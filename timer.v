==> flow/design.v <==
module clockDiv(input clk, input[15:0] divider, output clkOut);
	integer counter = 0;
	reg state = 0;
   always@(posedge clk) begin
		counter <= counter + 1;
		if(counter == (divider/ 2)) begin
			counter <= 0;
			state <= ~state;
        end
    end
    assign clkOut = state;
endmodule
module timer(input clk, input [19:0] reset, output [29:0] timeOut);
	reg [29:0] encodeBin = {5'b10100, 5'b10100, 5'b01010, 5'b0, 5'b0, 5'b0};
	integer clockCycles = 1;
	always @(posedge clk) begin
		encodeBin[4:0] = encodeBin[4:0] + 5'b1;
		if(clockCycles % 10 == 0) begin
			encodeBin[9:5] = encodeBin[9:5] + 5'b1;  
			encodeBin[4:0] = 5'b0;  
			if(clockCycles % 100 == 0) begin
				encodeBin[9:5] = 5'b0;  
				encodeBin[14:10] = encodeBin[14:10] + 5'b1;  
				if(clockCycles % 1000 == 0) begin
					encodeBin[14:10] = 5'b0;  
					encodeBin[19:15] = encodeBin[19:15] + 5'b1;  
					if(clockCycles % 10000 == 0) begin
						encodeBin[19:15] = 5'b01010;  
						if(encodeBin[24:20] == 5'b10100) begin encodeBin[24:20] = 5'b0; end
						encodeBin[24:20] = encodeBin[24:20] + 5'b1;  
						if(clockCycles % 100000 == 0) begin
							encodeBin[24:20] = 5'b0;  
							if(encodeBin[29:25] == 5'b10100) begin encodeBin[29:25] = 5'b0; end
							encodeBin[29:25] = encodeBin[29:25] + 5'b1;  
							if(clockCycles == reset) begin
								clockCycles = 0;
								encodeBin[29:15] = {5'b10100, 5'b10100, 5'b01010};
							end
						end
					end
			    end
		    end
        end
		clockCycles = clockCycles + 1;
	end
	assign timeOut = encodeBin;
endmodule
module hexDriver(input [4:0] bin, output reg [7:0] hexOut);
	always @(bin) begin
		case(bin)
			5'b00000: hexOut = 8'b11000000;  
			5'b00001: hexOut = 8'b11111001;  
			5'b00010: hexOut = 8'b10100100;  
			5'b00011: hexOut = 8'b10110000;  
			5'b00100: hexOut = 8'b10011001;  
			5'b00101: hexOut = 8'b10010010;  
			5'b00110: hexOut = 8'b10000010;  
			5'b00111: hexOut = 8'b11111000;  
			5'b01000: hexOut = 8'b10000000;  
			5'b01001: hexOut = 8'b10011000;  
			5'b01010: hexOut = 8'b01000000;  
			5'b01011: hexOut = 8'b01111001;  
			5'b01100: hexOut = 8'b00100100;  
			5'b01101: hexOut = 8'b00110000;  
			5'b01110: hexOut = 8'b00011001;  
			5'b01111: hexOut = 8'b00010010;  
			5'b10000: hexOut = 8'b00000010;  
			5'b10001: hexOut = 8'b01111000;  
			5'b10010: hexOut = 8'b00000000;  
			5'b10011: hexOut = 8'b00011000;  
            5'b10100: hexOut = 8'b11111111;  
        endcase
	end
endmodule
Step by step through the tools: clockDiv
Tool output for the design above, in the order of the flow.
Line numbers count from 1 in the design file above.
Library cell names are shortened.
A cell with n/a has no value.

inputs
  design top = clockDiv
  clock input = clk
  cell library = sky130hd
  library corner = tt_025C_1v80

After elaboration
Source: Yosys, flattened and elaborated, memories not mapped. Widths are those after wreduce; folded enables and synchronous resets count as part of the registers. Registers that Yosys merges into a memory's read port (data or address) are not register bits. Print and check cells do not count. Equal cells are merged and count once.

bit counts
  bits in read-only memories = 0
  output and inout port bits = 1
  elaborated cells = 5
  memory cells = 0
  register bits = 33
  RAM bits = 0
  bits in latches = 0
  word width x clocked read ports = 0
  input port bits = 17

cells by class
  shift operators = 0
  reduce/logical cells = 0
  muxes and demuxes = 0
  equal/unequal tests = 1
  divide/modulo/power cells = 0
  add/subtract/negate cells = 1
  multipliers = 0
  bitwise logic cells = 1
  $lt $le $gt $ge = 0

operator list
  cell                                            count
  equality test 32 x 15 -> 1 bit                  1
  adder 32 x 2 -> 32 bit (second input constant)  1
  inverter 1 bit                                  1

Logic depth
Yosys ltp: most cells in a row. Word level: on the elaborated netlist, between registers, memories and ports. Mapped: between sequential cells and ports; inverters and the memories' decode and read muxes count.

logic depth
  depth after elaboration = 1
  ABC_AREA = 0
  mapped depth = 6
  depth with buffers taken out = 5

Synthesis result
Source: synth_stat.txt of the flow (Yosys; design flattened, memories mapped). It holds for the ABC_AREA given above (unset counts as 0); a run with the other value may have another netlist.

cells by type
  cell type  count  area in all (µm²)
  dfxtp_1    32     640.614
  xor2_1     23     201.443
  xnor2_1    20     175.168
  a21oi_1    12     60.058
  nand4_1    8      50.048
  nor3_1     10     50.048
  nand3_1    9      45.043
  nand4_2    3      37.536
  and4_1     4      35.034
  and3_1     5      31.28
  edfxtp_1   1      30.029
  nand2_1    8      30.029
  inv_1      7      26.275
  nor4_1     4      25.024
  nor4_2     2      25.024
  nand4_4    1      21.27
  nor4_4     1      21.27
  a22oi_1    2      15.014

Not listed: further types 13, cells in them 19.

synthesis totals
  mapped flip-flops = 33
  sequential part of the area = 670.6 µm²
  buffers = 5
  cell area after synthesis = 1646.6 µm²
  standard cells after synthesis = 171

Timing after synthesis
Path of least setup slack by OpenSTA after synthesis, without wires, with an ideal clock, recovery checks aside; 20% of the period is set as input and as output delay. Where synthesis merged equal registers, the netlist keeps one of their names.

timing path post-synthesis
  kind = input to register
  start = input port divider[9]
  end = register state
  data required time = 1.717 ns
  path delay = 1.313 ns
  input delay = 0.402 ns
  slack = 0.295 ns
  setup time = 0.293 ns
  driving pins on the path = 4
  launch time at the first pin = 0.402 ns
  path buffers = 0
  period = 2.01 ns
  data arrival time = 1.422 ns
  synthesis period reached = 1.715 ns

"path delay" is the arrival time less input delay plus setup time.
"driving pins on the path" counts driving pins, that of a launching flip-flop among them; a cell with two outputs on the path counts twice.
"synthesis period reached" is the clock period less the worst setup slack; recovery checks do not enter. This is arithmetic on one report: input and output delays are still those of the set period (20% each).
Between the ends stands the longest chain of elaborated cells between them, by number of cells; it is not shown to be the way that was timed. Of several equally long chains one is given.
Each line given opens the expression or statement behind the cell; cells for indexed reads and writes are added by Yosys, which also makes memories of some case tables.

on the way, post-synthesis
  path through = xor2_1 -> or4_4 -> nor4_4 -> and2_1
  length of the longest elaborated chain = 1
  elaborated cells between the ends (all ways) = 1
  source lines of those cells = 1
  those cells by class = 1 x eq/ne

ends and longest elaborated chain, post-synthesis
  item                            RTL line  RTL
  start, declared                 1         module clockDiv(input clk, input[15:0] divider, output clkOut);
  equality test 32 x 15 -> 1 bit  6         if(counter == (divider/ 2)) begin
  end, assigned                   8         state <= ~state;
  end, declared                   3         reg state = 0;

Worst path after layout
From the final timing report of entry B: the path of least setup slack in the routed layout; clock arrival at registers is part of the times.

timing path after layout
  kind = input to register
  start = input port divider[9]
  end = register state
  data arrival time = 1.74 ns
  period = 1.66 ns
  data required time = 1.67 ns
  driving pins on the path = 5
  setup time = 0.27 ns
  slack = -0.07 ns
  launch time at the first pin = 0.33 ns
  input delay = 0.33 ns
  path buffers = 1

Between the ends stands the longest chain of elaborated cells between them, by number of cells; it is not shown to be the way that was timed. Of several equally long chains one is given.

on the way, after layout
  path through = clkdlybuf4s50_1 -> xor2_1 -> or4_4 -> nor4_4 -> and2_1
  length of the longest elaborated chain = 1
  elaborated cells between the ends (all ways) = 1
  source lines of those cells = 1
  those cells by class = 1 x eq/ne

ends and longest elaborated chain, after layout
  item                            RTL line  RTL
  start, declared                 1         module clockDiv(input clk, input[15:0] divider, output clkOut);
  equality test 32 x 15 -> 1 bit  6         if(counter == (divider/ 2)) begin
  end, assigned                   8         state <= ~state;
  end, declared                   3         reg state = 0;

FLOW RESULTS
============

Below are 2 stored runs of the flow (Yosys, OpenROAD; platform sky130hd) on clockDiv, each with its settings and what was measured, unordered. Constraints: input delay and output delay 20% of the set period each, output load 0.01 pF.
"worst setup path time (ns)" is the time allowed to the run's worst setup path (the clock period less input and output delay, where it has them) less its slack. Clock arrival times count: a late capture clock shortens it, a late launch clock lengthens it.
By "finish__power__total" is meant OpenSTA's value without simulated activity: inputs other than the clock are taken to toggle once in ten clock periods, and the tool carries that through the logic.

settings of entry A
{
  "period_ns": 2.3,
  "CORE_UTILIZATION": 55,
  "PLACE_DENSITY_LB_ADDON": 0.22,
  "CELL_PAD_IN_SITES_GLOBAL_PLACEMENT": 1,
  "CELL_PAD_IN_SITES_DETAIL_PLACEMENT": 2,
  "GPL_TIMING_DRIVEN": 0,
  "GPL_ROUTABILITY_DRIVEN": 1,
  "CTS_CLUSTER_SIZE": 75,
  "CTS_CLUSTER_DIAMETER": 282,
  "SLEW_MARGIN": 35,
  "MIN_ROUTING_LAYER": "met2",
  "CAP_MARGIN": 20,
  "CORE_MARGIN": 2
}
report of entry A: did not finish, place, DPL-0033

settings of entry B
{
  "period_ns": 1.66,
  "CORE_UTILIZATION": 29,
  "SETUP_SLACK_MARGIN": 0.29,
  "CELL_PAD_IN_SITES_GLOBAL_PLACEMENT": 1,
  "GPL_TIMING_DRIVEN": 1,
  "GPL_ROUTABILITY_DRIVEN": 0,
  "CAP_MARGIN": 30,
  "SLEW_MARGIN": 25,
  "MIN_ROUTING_LAYER": "met1",
  "MAX_ROUTING_LAYER": "met5",
  "CORE_MARGIN": 2
}
report of entry B
yosys chip area after synthesis (um^2): 1646.6
finish__design__die__area: 6296.4
finish__design__instance__area__stdcell: 2646.3
finish__timing__setup__ws: -0.066
finish__power__total: 1.535e-03
worst setup path time (ns): 1.39
worst setup path kind: input to register
